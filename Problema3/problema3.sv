==> flow/design.v <==
module contador#(parameter N=6)(input logic clk, rst,
						output logic [N-1:0] count);
always @(posedge clk, posedge rst)
	if(rst)count <= 0;
	else count <= count +'b1;
endmodule
module display7(input [3:0] in,
	output logic [6:0] out );
	always @ (in )begin
		case(in)
			4'b0000 :out = 7'b1000000;
			4'b0001 :out = 7'b1111001;
			4'b0010 :out = 7'b0100100;
			4'b0011 :out = 7'b0110000;
			4'b0100 :out = 7'b0011001;
			4'b0101 :out = 7'b0010010;
			4'b0110 :out = 7'b0000010;
			4'b0111 :out = 7'b1111000;
			4'b1000 :out = 7'b0000000;
			4'b1001 :out = 7'b0011000;
			4'b1010 :out = 7'b0001000;
			4'b1011 :out = 7'b0000011;
			4'b1100 :out = 7'b1000110;
			4'b1101 :out = 7'b0100001;
			4'b1110 :out = 7'b0000110;	
			4'b1111 :out = 7'b0001110;
			default :out = 7'b0000000;
		endcase 
	end
endmodule
module problema3#(parameter n=6)(input logic clk, rst,
											output logic [6:0] out);
	logic [n-1:0] countOut;
	contador#(n) contadorN(clk,rst,countOut);
	display7 display(countOut,out);
endmodule 
## Step by step through the tools: problema3

Tool output for the design above, in the order of the flow.
Lines are those of the file above, counted from 1.
Library cell names are shortened.
Not given: n/a

| inputs | value |
|---|---|
| top | problema3 |
| clock input | clk |
| library | sky130hd |
| timing corner | tt_025C_1v80 |

## Word-level counts

Source: Yosys, flattened and elaborated, memories not mapped. Widths are those after wreduce; folded enables and synchronous resets count as part of the registers. Registers that Yosys merges into a memory's read port (data or address) are not register bits. Print and check cells do not count. Equal cells are merged and count once.
Memory sizes are those after Yosys's memory passes, which may raise the word count (mostly to a power of two), join words into wider ones and drop unused or constant bits.

| storage and ports | value |
|---|---|
| register bits | 6 |
| memory bits (read-only) | 112 |
| memories kept | 1 |
| input bits | 2 |
| output and inout bits | 7 |
| elaborated cells | 3 |

| operators by class | value |
|---|---|
| add/subtract/negate cells | 1 |

Memories:

| memory | words | width | read ports | write ports | RTL line | text |
|---|---|---|---|---|---|---|
| (no name shown) | 16 | 7 | 1 | 0 | 10 | `case(in)` |

Operators with widths:

| operator | count |
|---|---|
| adder 6 x 1 -> 6 bit with constant B | 1 |

## Longest topological paths

Yosys ltp: most cells in a row. Word level: on the elaborated netlist, between registers, memories and ports. Mapped: between sequential cells and ports; inverters and the memories' decode and read muxes count.

| logic depth | value |
|---|---|
| word-level depth | 1 |
| ABC_AREA | 0 |
| depth in mapped cells | 5 |
| mapped depth without buffers | 5 |

## Mapped cells and area

Source: synth_stat.txt of the flow (Yosys; design flattened, memories mapped). It holds for the ABC_AREA given above (unset counts as 0); a run with the other value may have another netlist.

Cell types:

| cell | count | total area (µm²) |
|---|---|---|
| dfrtp_1 | 4 | 100.096 |
| ha_1 | 6 | 75.072 |
| o211ai_2 | 2 | 25.024 |
| o21ai_0 | 5 | 25.024 |
| a21oi_1 | 4 | 20.019 |
| buf_12 | 1 | 20.019 |
| mux2i_1 | 2 | 20.019 |
| inv_1 | 4 | 15.014 |
| nand3_1 | 3 | 15.014 |
| o21ai_1 | 3 | 15.014 |
| or2b_1 | 2 | 15.014 |
| buf_6 | 1 | 11.261 |
| nand2_1 | 3 | 11.261 |
| nor2_1 | 3 | 11.261 |
| xnor2_1 | 1 | 8.758 |
| xor2_1 | 1 | 8.758 |
| buf_4 | 1 | 7.507 |
| nand3b_1 | 1 | 7.507 |

| synthesis totals | value |
|---|---|
| cell count | 47 |
| synthesis area | 411.6 µm² |
| area of sequential cells | 100.1 µm² |
| mapped flip-flops | 4 |
| buffer cells | 3 |

The figures by module come from a second, unflattened synthesis with its own total; it is not the netlist above.

| unflattened totals | value |
|---|---|
| cell total of the unflattened synthesis | 50 |
| area (unflattened synthesis) | 486.7 µm² |

Rows give one instance, submodules left out.

Modules:

| module | times used | cells | area (µm²) | seq. area (µm²) |
|---|---|---|---|---|
| display7 | 1 | 34 | 255.2 | 0.0 |
| contador #(N=6) | 1 | 16 | 231.5 | 150.1 |
| problema3 | 1 | 0 | 0.0 | 0.0 |

## Timing after synthesis

Path of least setup slack by OpenSTA after synthesis, without wires, with an ideal clock, recovery checks aside; 20% of the period is set as input and as output delay. Where synthesis merged equal registers, the netlist keeps one of their names.

| timing path after synthesis | value |
|---|---|
| path type | register to output |
| from | reg contadorN.count[0] |
| to | out out[3] |
| period | 3.39 ns |
| output delay | 0.678 ns |
| launch time at the first pin | 0.000 ns |
| arrival | 1.285 ns |
| data required time | 2.712 ns |
| path slack | 1.427 ns |
| path delay | 1.285 ns |
| stages | 6 |
| path buffers | 0 |
| synthesis period reached | 1.963 ns |

"path delay" = arrival - input delay + setup time.
A path that ends at an output port has no setup time.
"stages": output pins that drive a net of the path, with the launching flip-flop's if there is one; two outputs of one cell count as two.
"synthesis period reached" = period - worst setup slack (recovery checks aside). The figure is calculated, with input and output delays left at 20% of the set period.
Between the ends stands the longest chain of elaborated cells between them, by number of cells; it is not shown to be the way that was timed. Of several equally long chains one is given.
Each line given opens the expression or statement behind the cell; cells for indexed reads and writes are added by Yosys, which also makes memories of some case tables.
A memory read counts as a cell of the chain, while the word-level depth stops at memories.

| on the way, after synthesis | value |
|---|---|
| cell sequence | dfrtp_1 > inv_1 > ha_1 > nand2_1 > o21ai_0 > o21ai_0 |
| cells in the longest elaborated chain | 1 |
| elaborated cells on any way between the ends | 1 |
| source lines of those cells | 1 |
| those cells by class | memory: 1 |

RTL lines, path after synthesis:

| item | RTL line | text |
|---|---|---|
| start, declared | 2 | `output logic [N-1:0] count);` |
| start, assigned | 4 | `if(rst)count <= 0;` |
| start, assigned | 5 | `else count <= count +'b1;` |
| memory read (16 x 7 bit) | 10 | `case(in)` |
| end, declared | 32 | `output logic [6:0] out);` |

## Path in the finished layout

From the final timing report of run 2: the path of least setup slack in the routed layout; clock arrival at registers is part of the times.

| timing path post-layout | value |
|---|---|
| path type | register to output |
| from | reg contadorN.count[0] |
| to | out out[3] |
| period | 3.01 ns |
| output delay | 0.60 ns |
| launch time at the first pin | 0.23 ns |
| arrival | 2.09 ns |
| data required time | 2.41 ns |
| path slack | 0.32 ns |
| stages | 7 |
| path buffers | 1 |

Between the ends stands the longest chain of elaborated cells between them, by number of cells; it is not shown to be the way that was timed. Of several equally long chains one is given.
A memory read counts as a cell of the chain, while the word-level depth stops at memories.

| on the way, post-layout | value |
|---|---|
| cell sequence | dfrtp_1 > inv_1 > ha_1 > nand2_1 > o21ai_0 > o21ai_0 > clkdlybuf4s50_1 |
| cells in the longest elaborated chain | 1 |
| elaborated cells on any way between the ends | 1 |
| source lines of those cells | 1 |
| those cells by class | memory: 1 |

RTL lines, path post-layout:

| item | RTL line | text |
|---|---|---|
| start, declared | 2 | `output logic [N-1:0] count);` |
| start, assigned | 4 | `if(rst)count <= 0;` |
| start, assigned | 5 | `else count <= count +'b1;` |
| memory read (16 x 7 bit) | 10 | `case(in)` |
| end, declared | 32 | `output logic [6:0] out);` |

Appendix: measured runs

Settings and measured results of 2 stored flow runs for module problema3 (sky130hd), not sorted in any way. The constraints put input and output delay at 20% of the set period each and load the outputs with 0.01 pF.
"period achieved" = clock period - worst setup slack. The figure is calculated, with input and output delays left at 20% of the set period.
"critical path time" means the part of the period allowed to the worst setup path (the constraints hold back 20% at inputs and 20% at outputs) less its slack; where the path has registers, the arrival times of their clocks count too.
By "total design power" is meant OpenSTA's value without simulated activity: inputs other than the clock are taken to toggle once in ten clock periods, and the tool carries that through the logic.
A setting shown as - is not set for that run.
Among the results, - means that no value is shown for the run.

| run | period_ns | CORE_UTILIZATION | PLACE_DENSITY_LB_ADDON | CORE_ASPECT_RATIO | GPL_TIMING_DRIVEN | CTS_CLUSTER_SIZE | CAP_MARGIN | CORE_MARGIN | SLEW_MARGIN | SETUP_SLACK_MARGIN | HOLD_SLACK_MARGIN | CELL_PAD_IN_SITES_DETAIL_PLACEMENT | GPL_ROUTABILITY_DRIVEN | CTS_CLUSTER_DIAMETER | MIN_ROUTING_LAYER | MAX_ROUTING_LAYER | area of the synthesized netlist (µm²) | full die area (µm²) | standard-cell area after layout (µm²) | utilization after layout (%) | worst setup slack after layout (ns) | setup total negative slack (ns) | total design power (uW) | period achieved (ns) | critical path time (ns) | class of the worst setup path |
|---|---|---|---|---|---|---|---|---|---|---|---|---|---|---|---|---|---|---|---|---|---|---|---|---|---|---|
| run 1 | 1.2 | 50 | 0.03 | 1.06 | 1 | 91 | 20 | 2 | 20 | - | - | - | - | - | - | - | - | - | - | - | - | - | - | - | - | - |
| run 2 | 3.01 | 21 | 0.29 | - | - | - | 10 | 2 | 0 | -0.13 | -0.02 | 0 | 1 | 143 | met1 | met5 | 411.6 | 2330.5 | 509.2 | 26.8 | 0.321 | 0.000 | 122.3 | 2.689 | 2.09 | register to output |

Run 1: stopped before the end: floorplanning reported PDN-0185
